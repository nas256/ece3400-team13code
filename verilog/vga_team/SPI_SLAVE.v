==> flow/design.v <==
module SPI_SLAVE(clk, reset, sck, mosi, cs, input_shiftreg, done);
input clk;     
input reset;   
input sck;     
input mosi;    
input cs;      
output [15:0] input_shiftreg;
output        done;
reg       current_state = 0;  
reg [2:0] sck_record;  
always @(posedge clk)
  sck_record <= { sck_record[1:0], sck };
reg [2:0] cs_record;  
always @(posedge clk)
  cs_record <= { cs_record[1:0], cs };
reg [15:0] input_shiftreg;
reg [4 :0] bitcounter = 0;
wire done = (bitcounter == 16);
always @(posedge clk) begin
   if (cs_record[2:1] == 2'b01) begin  
	   current_state <= 0;  
		bitcounter <= 0;
   end else if (cs_record[2:1] == 2'b10) begin  
		bitcounter <= 0;  
		current_state <= 1;  
	end else if (current_state == 1'b1 && sck_record[2:1] == 2'b01) begin
		input_shiftreg = { input_shiftreg[14:0], mosi };
		bitcounter <= bitcounter + 1;
		if (bitcounter == 16)
			current_state <= 0;
	end else begin
		input_shiftreg <= input_shiftreg;
	end
end
endmodule
# --- Step by step through the tools: SPI_SLAVE ---
# What the tools print for SPI_SLAVE, step after step.
# Line numbers count from 1 in the design file above.
# Operators: Yosys type, input widths -> output width; for muxes data width and select width s.
# Cell names lack the library's common part.
setup:
  design: "SPI_SLAVE"
  clock_port: "clk"
  cell_library: "sky130hd"
  corner: "tt_025C_1v80"

# --- After elaboration ---
# Counts by Yosys on the flattened word-level netlist (proc, flatten, opt, wreduce; memories kept). Register bits leave out memories and registers merged into their read ports (data or address). Print and check cells are left out. Cells with the same type and inputs are merged into one.
op_classes:
  n_addsub: 1
  equal: 4
  n_mux: 3
  bitwise: 2
  n_reduce_logical: 6
ops:
  columns: ["cell", "n"]
  rows:
  - ["$add 5x1->5 const B", 1]
  - ["$eq 5x5->1 const B", 1]
  - ["$eq 2x1->1 const B", 2]
  - ["$reduce_bool 2->1", 2]
  - ["$reduce_and 3->1", 1]
  - ["$mux 1", 3]
  - ["$not 1->1", 2]
  - ["$eq 2x2->1 const B", 1]
  - ["$reduce_and 2->1", 1]
  - ["$reduce_or 2->1", 1]
  - ["$logic_and 1x1->1", 1]
word_totals:
  reg_bits: 28
  input_bits: 5
  out_inout_bits: 17
  word_cells: 21

# --- Depth ---
# Depth = most cells in a row (Yosys ltp): at word level without a register or memory, in the mapped netlist without a sequential cell, where the memories' decode and read muxes count.
logic_depth:
  depth_word: 4
  ABC_AREA: 0
  depth_mapped: 5
  ltp_nobuf: 5

# --- Synthesis result ---
# Yosys stat after the flow's synthesis: flattened, memories mapped to cells. It holds for the ABC_AREA given above (unset counts as 0); a run with the other value may have another netlist.
# The area totals of this step are shown rounded.
types:
  columns: ["type", "n", "area_total_um2"]
  rows:
  - ["edfxtp_1", 16, 480.461]
  - ["dfxtp_1", 12, 240.23]
  - ["ha_1", 4, 50.048]
  - ["nand3b_4", 1, 20.019]
  - ["inv_1", 5, 18.768]
  - ["nor2_1", 5, 18.768]
  - ["and4bb_2", 1, 12.512]
  - ["or3_1", 2, 12.512]
  - ["a21oi_1", 2, 10.01]
  - ["mux2i_1", 1, 10.01]
  - ["nand3_1", 2, 10.01]
  - ["o21ai_0", 2, 10.01]
  - ["nand4b_1", 1, 8.758]
  - ["xnor2_1", 1, 8.758]
  - ["xor2_1", 1, 8.758]
  - ["nor3b_1", 1, 7.507]
  - ["nor3_1", 1, 5.005]
mapped:
  mapped_cells: 58
  area_um2: 932
  seqArea_um2: 721
  ffs: 28
  buf_cells: 0

# --- Worst setup path after synthesis ---
# Source: OpenSTA report_checks on the synthesized netlist (no wires, ideal clock, input and output delay 20% of the period each), path of least setup slack; recovery checks are left aside. Register names are those of the netlist, which keeps one name where synthesis merged equal registers.
synth_timing:
  kind: "register to register"
  from: "register cs_record[1]"
  to: "register input_shiftreg[0]"
  period_ns: 1.67
  setup_time_ns: 0.388
  t_first_pin_ns: 0.000
  arrival_time_ns: 1.420
  required_time_ns: 1.282
  setup_slack_ns: -0.138
  delay_ns: 1.808
  driving_pins: 5
  path_buffers: 0
  period_less_setup_slack_ns: 1.808
# "delay_ns" is the arrival time less input delay plus setup time.
# "driving_pins": output pins that drive a net of the path, with the launching flip-flop's if there is one; two outputs of one cell count as two.
# "period_less_setup_slack_ns" is the clock period less the worst setup slack; recovery checks do not enter. This is arithmetic on one report: input and output delays are still those of the set period (20% each).
# The rows between start and end are the longest chain of elaborated cells between them; the timing report does not say that the signal goes this way. Where chains are equally long, one stands for them.
# Each line given opens the expression or statement behind the cell; cells for indexed reads and writes are added by Yosys, which also makes memories of some case tables.
synth_between:
  cell_sequence: "dfxtp_1 -> inv_1 -> ha_1 -> inv_1 -> nor2_1"
  elab_chain_len: 3
  cone_cells: 5
  cone_lines: 2
  cone_classes: "eq/ne (2); logic (2); reduce/logical (1)"
synth_rtl:
  columns: ["item", "line", "rtl"]
  rows:
  - ["from (decl)", 13, "reg [2:0] cs_record;"]
  - ["from (assign)", 15, "cs_record <= { cs_record[1:0], cs };"]
  - ["$eq 2x2->1", 23, "end else if (cs_record[2:1] == 2'b10) begin"]
  - ["$not 1->1", null, null]
  - ["$reduce_and 3->1", null, null]
  - ["to (assign)", 27, "input_shiftreg = { input_shiftreg[14:0], mosi };"]
  - ["to (assign)", 32, "input_shiftreg <= input_shiftreg;"]
  - ["to (decl)", 7, "output [15:0] input_shiftreg;"]

# --- Path in the finished layout ---
# From the final timing report of stored run 1: the path of least setup slack in the routed layout; clock arrival at registers is part of the times.
layout_timing:
  kind: "register to output"
  from: "register bitcounter[1]"
  to: "output port done"
  period_ns: 1.7
  output_delay_ns: 0.34
  t_first_pin_ns: 0.32
  arrival_time_ns: 1.24
  required_time_ns: 1.36
  setup_slack_ns: 0.12
  driving_pins: 5
  path_buffers: 1
# The rows between start and end are the longest chain of elaborated cells between them; the timing report does not say that the signal goes this way. Where chains are equally long, one stands for them.
# A register here has more assigning lines than the two given.
layout_between:
  cell_sequence: "dfxtp_2 -> inv_2 -> ha_4 -> and4bb_2 -> buf_6"
  elab_chain_len: 1
  cone_cells: 1
  cone_classes: "eq/ne (1)"
layout_rtl:
  columns: ["item", "line", "rtl"]
  rows:
  - ["from (decl)", 17, "reg [4 :0] bitcounter = 0;"]
  - ["from (assign)", 22, "bitcounter <= 0;"]
  - ["from (assign)", 28, "bitcounter <= bitcounter + 1;"]
  - ["$eq 5x5->1", 18, "wire done = (bitcounter == 16);"]
  - ["to (decl)", 8, "output        done;"]

# Settings and measured results of 2 stored flow runs for module SPI_SLAVE (sky130hd), not sorted in any way. The constraints put input and output delay at 20% of the set period each and load the outputs with 0.01 pF.
# "clock_period_reached_ns": clock period set for the run, less the worst setup slack. It is reckoned from that one timing run; input and output delays stay at 20% of the period that was set.
# "worst_path_time_ns" is the time allowed to the run's worst setup path (the clock period less input and output delay, where it has them) less its slack. Clock arrival times count: a late capture clock shortens it, a late launch clock lengthens it.
# By "total_power_w" is meant OpenSTA's value without simulated activity: inputs other than the clock are taken to toggle once in ten clock periods, and the tool carries that through the logic.
# Measured values are rounded.
runs:
  - name: "stored run 1"
    settings:
      period_ns: 1.7
      CORE_UTILIZATION: 38
      SETUP_SLACK_MARGIN: 0.46
      PLACE_DENSITY: 0.51
      CORE_ASPECT_RATIO: 1.24
      CELL_PAD_IN_SITES_GLOBAL_PLACEMENT: 1
      CELL_PAD_IN_SITES_DETAIL_PLACEMENT: 2
      TNS_END_PERCENT: 30
      GPL_TIMING_DRIVEN: 0
      CTS_CLUSTER_DIAMETER: 231
      CAP_MARGIN: 15
      SLEW_MARGIN: 25
      MAX_ROUTING_LAYER: "met5"
      CORE_MARGIN: 2
    results:
      worst_path_time_ns: 1.24
      critical_path_kind: "register to output"
      synthArea_um2: 932
      post_route_stdcell_area_um2: 1360
      total_power_w: 0.00115
      setup_tns_ns: 0.000
      clock_period_reached_ns: 1.582
      finalUtil_frac: 0.567
      design_die_area_um2: 2870
      timing.setup.ws_ns: 0.118
      final_hold_ws_ns: 0.341
  - name: "stored run 2"
    settings:
      period_ns: 1.49
      CORE_UTILIZATION: 60
      SETUP_SLACK_MARGIN: 0.36
      CORE_ASPECT_RATIO: 0.63
      CORE_MARGIN: 6
      CELL_PAD_IN_SITES_GLOBAL_PLACEMENT: 0
      TNS_END_PERCENT: 65
      SLEW_MARGIN: 15
      MIN_ROUTING_LAYER: "met1"
      MAX_ROUTING_LAYER: "met5"
      CAP_MARGIN: 20
    outcome: "stopped before the end: floorplanning reported PDN-0185"
